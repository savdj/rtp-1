==> flow/design.v <==
module alu (
    input         clk,
    input         rst_n,
    input         i_valid,
    output reg    o_ready,
    input  [7:0]  A,
    input  [7:0]  B,
    input  [2:0]  opcode,
    input         single_cycle_mode,
    output reg    o_valid,
    output reg    o_busy,
    output reg    o_error,
    output reg [7:0] result,
    output reg    carry_out,
    output reg    zero_flag,
    output reg    overflow_flag
);
    reg [7:0]  result_comb;
    reg        carry_out_comb;
    reg        zero_flag_comb;
    reg        overflow_flag_comb;
    reg [8:0]  add_result;
    reg        pipeline_full;
    reg        computing;
    reg        valid_pipeline;
    reg [2:0]  opcode_pipeline;
    reg [7:0]  A_pipeline, B_pipeline;
    typedef enum {IDLE, BUSY} fsm_state_t;
    fsm_state_t single_cycle_state;
    reg [8:0]  add_result_sc;
    reg [7:0]  result_sc;
    reg        carry_out_sc;
    reg        zero_flag_sc;
    reg        overflow_flag_sc;
    always @* begin
        result_comb = 8'h00;
        carry_out_comb = 1'b0;
        overflow_flag_comb = 1'b0;
        add_result = 9'b0;
        case (opcode_pipeline)
            3'b000: begin
                add_result = A_pipeline + B_pipeline;
                result_comb = add_result[7:0];
                carry_out_comb = add_result[8];
                overflow_flag_comb = ((!A_pipeline[7] && !B_pipeline[7] && result_comb[7]) || 
                                     (A_pipeline[7] && B_pipeline[7] && !result_comb[7]));
            end
            3'b001: begin
                result_comb = A_pipeline - B_pipeline;
                carry_out_comb = (A_pipeline < B_pipeline);
                overflow_flag_comb = ((!A_pipeline[7] && B_pipeline[7] && result_comb[7]) || 
                                     (A_pipeline[7] && !B_pipeline[7] && !result_comb[7]));
            end
            3'b010: result_comb = A_pipeline & B_pipeline;
            3'b011: result_comb = A_pipeline | B_pipeline;
            3'b100: result_comb = A_pipeline ^ B_pipeline;
            3'b101: begin
                result_comb = A_pipeline << 1;
                carry_out_comb = A_pipeline[7];
            end
            3'b110: begin
                result_comb = {A_pipeline[7], A_pipeline[7:1]};
                carry_out_comb = A_pipeline[0];
            end
            3'b111: result_comb = ~A_pipeline;
            default: begin
                result_comb = 8'h00;
            end
        endcase
        zero_flag_comb = (result_comb == 8'h00);
    end
    always @* begin
        result_sc = 8'h00;
        carry_out_sc = 1'b0;
        overflow_flag_sc = 1'b0;
        add_result_sc = 9'b0;
        case (opcode)
            3'b000: begin
                add_result_sc = A + B;
                result_sc = add_result_sc[7:0];
                carry_out_sc = add_result_sc[8];
                overflow_flag_sc = ((!A[7] && !B[7] && result_sc[7]) || 
                                   (A[7] && B[7] && !result_sc[7]));
            end
            3'b001: begin
                result_sc = A - B;
                carry_out_sc = (A < B);
                overflow_flag_sc = ((!A[7] && B[7] && result_sc[7]) || 
                                   (A[7] && !B[7] && !result_sc[7]));
            end
            3'b010: result_sc = A & B;
            3'b011: result_sc = A | B;
            3'b100: result_sc = A ^ B;
            3'b101: begin
                result_sc = A << 1;
                carry_out_sc = A[7];
            end
            3'b110: begin
                result_sc = {A[7], A[7:1]};
                carry_out_sc = A[0];
            end
            3'b111: result_sc = ~A;
            default: begin
                result_sc = 8'h00;
            end
        endcase
        zero_flag_sc = (result_sc == 8'h00);
    end
    always @* begin
        o_ready = (!valid_pipeline && !single_cycle_mode) || 
                  (single_cycle_mode && (single_cycle_state == IDLE));
        pipeline_full = valid_pipeline && !single_cycle_mode;
        computing = valid_pipeline || (single_cycle_mode && (single_cycle_state != IDLE));
        o_busy = computing;
    end
    always @(posedge clk or negedge rst_n) begin
        if (!rst_n) begin
            valid_pipeline <= 1'b0;
            opcode_pipeline <= 3'b0;
            A_pipeline <= 8'b0;
            B_pipeline <= 8'b0;
            single_cycle_state <= IDLE;
        end else begin
            if (single_cycle_mode) begin
                case (single_cycle_state)
                    IDLE: begin
                        if (i_valid && o_ready) begin
                            single_cycle_state <= BUSY;
                        end
                    end
                    BUSY: begin
                        single_cycle_state <= IDLE;
                    end
                endcase
            end 
            else begin
                if (o_ready && i_valid) begin
                    valid_pipeline <= 1'b1;
                    opcode_pipeline <= opcode;
                    A_pipeline <= A;
                    B_pipeline <= B;
                end 
                else if (valid_pipeline) begin
                    valid_pipeline <= 1'b0;
                end
            end
        end
    end
    always @(posedge clk or negedge rst_n) begin
        if (!rst_n) begin
            o_valid <= 1'b0;
            result <= 8'h00;
            carry_out <= 1'b0;
            zero_flag <= 1'b0;
            overflow_flag <= 1'b0;
            o_error <= 1'b0;
        end else begin
            o_error <= 1'b0;
            if (single_cycle_mode) begin
                if (single_cycle_state == BUSY) begin
                    o_valid <= 1'b1;
                    result <= result_sc;
                    carry_out <= carry_out_sc;
                    zero_flag <= zero_flag_sc;
                    overflow_flag <= overflow_flag_sc;
                end else begin
                    o_valid <= 1'b0;
                end
            end else begin
                o_valid <= valid_pipeline;
                if (valid_pipeline) begin
                    result <= result_comb;
                    carry_out <= carry_out_comb;
                    zero_flag <= zero_flag_comb;
                    overflow_flag <= overflow_flag_comb;
                end
            end
        end
    end
endmodule
======== From RTL to reports: alu ========
Tool output for the design above, in the order of the flow.
Lines are those of the file above, counted from 1.
Operators carry their Yosys type and port widths (W data, S select, Z words).
Cell names lack the library's common part.
The mark n/a stands for no value.
inputs
  top ..................................... alu
  clock input ............................. clk
  library ................................. sky130hd
  corner .................................. tt_025C_1v80

======== Elaborated design ========
Yosys after proc, flatten, opt, wreduce and memory -nomap, before mapping. Memory bits, and registers merged into a memory's read port (data or address), are not among the register bits. Print and check cells are not counted. Equal cells are merged and count once.
word-level totals
  output and inout port bits .............. 15
  flip-flop bits (word level) ............. 64
  bits of input ports ..................... 23
operators by class
  add/subtract/negate cells ............... 4
  magnitude comparators ................... 2
  reductions and logical operators ........ 51
  equality and inequality tests ........... 17
  muxes and demuxes ....................... 23
  bitwise operators ....................... 9
operator list
  cell                   number
  $pmux W8 S8            2
  $pmux W32 S2           1
  $eq A32 B1 Y1 const B  1
  $logic_not A32 Y1      1
  $reduce_bool A32 Y1    1
  $mux W32               1
  $eq A3 B3 Y1 const B   8
  $mux W8                3
  $logic_and A1 B1 Y1    20
  $add A8 B8 Y9          2
  $sub A8 B8 Y8          2
  $lt A8 B8 Y1           2
  $and A8 B8 Y8          2
  $or A8 B8 Y8           2
  $xor A8 B8 Y8          2
  $not A8 Y8             2
  $logic_not A8 Y1       2
  $eq A3 B2 Y1 const B   4
  $reduce_or A6 Y1       2
  $mux W1                12
  $logic_not A1 Y1       10
  $pmux W1 S5            2
  $reduce_or A4 Y1       2
  $logic_or A1 B1 Y1     6
  $eq A3 B1 Y1 const B   2
  $logic_not A3 Y1       2
  $pmux W1 S3            2
  $reduce_and A2 Y1      2
Not listed: further kinds 5, cells in them 6.

======== Logic depth ========
Longest topological path by Yosys (ltp), each cell counted once; first at word level (registers and memories cut), then after technology mapping (sequential cells cut; the memories' decode and read muxes count).
depth
  word-level depth ........................ 7
  ABC_AREA ................................ 0
  mapped depth ............................ 10
  gate-level depth less buffers ........... 10

======== Mapped cells and area ========
Yosys stat after the flow's synthesis: flattened, memories mapped to cells. It holds for the ABC_AREA given above (unset counts as 0); a run with the other value may have another netlist.
Totals and module areas in this step are rounded.
cell types
  cell      number  total area (sq um)
  dfrtp_1   33      825.792
  ha_1      50      625.6
  o21ai_0   43      215.206
  nand2_1   48      180.173
  inv_1     46      172.666
  nor2_1    42      157.651
  a21oi_1   31      155.149
  mux2i_1   15      150.144
  mux4_2    6       135.13
  nand2b_1  18      112.608
  a21o_1    11      82.579
  fa_1      4       80.077
  a211oi_1  10      75.072
  clkbuf_1  20      75.072
  nor3_1    15      75.072
  xnor2_1   8       70.067
  mux2_2    5       56.304
  a221oi_1  6       52.55
Not listed: further types 55, cells in them 147.
synthesis totals
  buffer cells ............................ 37
  flip-flops .............................. 33
  sequential area ......................... 826 sq um
  chip area (Yosys) ....................... 4390 sq um
  mapped cells ............................ 558

======== Path before layout ========
OpenSTA on the mapped netlist: ideal clock, no wires. The path of least setup slack (recovery checks aside). Input and output delay are each 20% of the period. Register names are those of the netlist, which keeps one name where synthesis merged equal registers.
timing after synthesis
  kind .................................... input to register
  start point ............................. input A[0]
  end point ............................... register zero_flag
  required time ........................... 3518 ps
  setup slack ............................. 520 ps
  buffers on the path ..................... 0
  time at the first pin ................... 720 ps
  data arrival time ....................... 2998 ps
  driving pins on the path ................ 10
  period .................................. 3600 ps
  path delay .............................. 2360 ps
  period reached after synthesis .......... 3080 ps
"path delay" = arrival - input delay + setup time.
"driving pins on the path": output pins that drive a net of the path, with the launching flip-flop's if there is one; two outputs of one cell count as two.
"period reached after synthesis" is the clock period less the worst setup slack; recovery checks do not enter. This is arithmetic on one report: input and output delays are still those of the set period (20% each).
The rows between start and end are the longest chain of elaborated cells between them; the timing report does not say that the signal goes this way. Where chains are equally long, one stands for them.
A line is the first line of the expression or statement that the cell stems from. Yosys adds cells for indexed reads and writes and turns some case tables into memories.
A register here has more assigning lines than the two given.
between the ends, after synthesis
  cell sequence ........................... inv_1 -> ha_1 -> fa_1 -> xnor2_1 -> a22o_1 -> mux4_2 -> o2111ai_1 -> or4_1 -> or4b_1 -> a31oi_1
  cells in the longest elaborated chain ... 5
  elaborated cells on any way between the ends .. 10
  source lines of those cells ............. 10
  classes of those cells .................. add/sub: 2; mux: 3; logic: 4; reduce/logical: 1
RTL lines, path after synthesis
  element           RTL line  text
  start, declared   6         input  [7:0]  A,
  $sub A8 B8 Y8     86        result_sc = A - B;
  $pmux W8 S8       77        case (opcode)
  $logic_not A8 Y1  107       zero_flag_sc = (result_sc == 8'h00);
  $mux W1           160       if (single_cycle_state == BUSY) begin
  $mux W1           159       if (single_cycle_mode) begin
  end, assigned     164       zero_flag <= zero_flag_sc;
  end, assigned     174       zero_flag <= zero_flag_comb;
  end, declared     15        output reg    zero_flag,

======== Path in the finished layout ========
Path of least setup slack in the final report of entry A (OpenROAD, finished layout, wires in). Where an end is a register, its clock arrival counts in the times.
The path's times are printed in steps of 10 ps; the period is the one set.
timing after layout
  kind .................................... input to register
  start point ............................. input B[3]
  end point ............................... register zero_flag
  time at the first pin ................... 530 ps
  period .................................. 2650 ps
  required time ........................... 2870 ps
  buffers on the path ..................... 1
  driving pins on the path ................ 9
  setup slack ............................. -200 ps
  data arrival time ....................... 3070 ps
The rows between start and end are the longest chain of elaborated cells between them; the timing report does not say that the signal goes this way. Where chains are equally long, one stands for them.
A register here has more assigning lines than the two given.
between the ends, after layout
  cell sequence ........................... dlygate4sd2_1 -> inv_1 -> ha_4 -> mux4_2 -> a21oi_2 -> o21ai_2 -> or4_1 -> or4b_4 -> a31oi_1
  cells in the longest elaborated chain ... 5
  elaborated cells on any way between the ends .. 9
  source lines of those cells ............. 9
  classes of those cells .................. add/sub: 2; mux: 3; logic: 3; reduce/logical: 1
RTL lines, path after layout
  element           RTL line  text
  start, declared   7         input  [7:0]  B,
  $sub A8 B8 Y8     86        result_sc = A - B;
  $pmux W8 S8       77        case (opcode)
  $logic_not A8 Y1  107       zero_flag_sc = (result_sc == 8'h00);
  $mux W1           160       if (single_cycle_state == BUSY) begin
  $mux W1           159       if (single_cycle_mode) begin
  end, assigned     164       zero_flag <= zero_flag_sc;
  end, assigned     174       zero_flag <= zero_flag_comb;
  end, declared     15        output reg    zero_flag,

Data sheet: physical implementation of alu

Stored flow runs of alu (2 of them; Yosys, OpenROAD, sky130hd). They differ in their settings and are not a sequence. Constraints: input delay and output delay 20% of the set period each, output load 0.01 pF.
"achieved period" means the clock period less the worst setup slack. The figure is calculated, with input and output delays left at 20% of the set period.
"worst setup path time": the worst setup path's part of the clock period (all of it between registers, 20% less for each end at a port) less its slack. A launch clock that arrives late makes it longer, a capture clock that arrives late makes it shorter.
"total power after layout" rests on the timing tool's default activity at the inputs, not on a simulated workload.
"worst setup path time" is given in steps of 10 ps.
The results are shown rounded.

======== entry A ========
==> flow/run.sh <==
#!/bin/bash
# the make line also repeats the synthesis and layout settings of config.mk as NAME=value (left out here)
make -C /OpenROAD-flow-scripts/flow DESIGN_CONFIG=/design/flow/config.mk WORK_HOME=/design/flow/orfs CLKGATE_MAP_FILE= finish
==> flow/config.mk <==
export PLATFORM = sky130hd
export DESIGN_NAME = alu
export DESIGN_NICKNAME = alu
export VERILOG_FILES = /design/flow/design.v
export SDC_FILE = /design/flow/constraint.sdc
export NUM_CORES = 4
export LEC_CHECK = 0
export CAP_MARGIN = 20
export CORE_MARGIN = 2
export CORE_UTILIZATION = 59
export SLEW_MARGIN = 0
export TNS_END_PERCENT = 85
==> flow/constraint.sdc <==
create_clock -name core_clock -period 2.65 [get_ports {clk}]
set_input_delay 0.5300 -clock core_clock [delete_from_list [all_inputs] [get_ports {clk}]]
set_output_delay 0.5300 -clock core_clock [all_outputs]
set_load 0.01 [all_outputs]

-------- measured, entry A --------
  die size ................................ 8150 sq um
  utilization after routing ............... 85.2%
  total power after layout ................ 3.58 mW
  achieved period ......................... 2854 ps
  worst setup path time ................... 2320 ps
  kind of the worst setup path ............ input to register
  chip area after synthesis (Yosys) ....... 4390 sq um
  worst hold slack in the final report .... 501 ps
  post-route setup TNS .................... -204 ps
  setup slack of the worst path ........... -204 ps
  standard-cell area after routing ........ 6140 sq um

======== entry B ========
==> flow/run.sh <==
#!/bin/bash
# the make line also repeats the synthesis and layout settings of config.mk as NAME=value (left out here)
make -C /OpenROAD-flow-scripts/flow DESIGN_CONFIG=/design/flow/config.mk WORK_HOME=/design/flow/orfs CLKGATE_MAP_FILE= finish
==> flow/config.mk <==
export PLATFORM = sky130hd
export DESIGN_NAME = alu
export DESIGN_NICKNAME = alu
export VERILOG_FILES = /design/flow/design.v
export SDC_FILE = /design/flow/constraint.sdc
export NUM_CORES = 4
export LEC_CHECK = 0
export ABC_AREA = 0
export CAP_MARGIN = 35
export CELL_PAD_IN_SITES_DETAIL_PLACEMENT = 2
export CELL_PAD_IN_SITES_GLOBAL_PLACEMENT = 3
export CORE_MARGIN = 9
export CORE_UTILIZATION = 64
export MAX_ROUTING_LAYER = met4
export PLACE_DENSITY_LB_ADDON = 0.22
export SLEW_MARGIN = 20
export TNS_END_PERCENT = 55
==> flow/constraint.sdc <==
create_clock -name core_clock -period 1.88 [get_ports {clk}]
set_input_delay 0.3760 -clock core_clock [delete_from_list [all_inputs] [get_ports {clk}]]
set_output_delay 0.3760 -clock core_clock [all_outputs]
set_load 0.01 [all_outputs]

-------- entry B --------
  unfinished; error FLW-0024 in placement
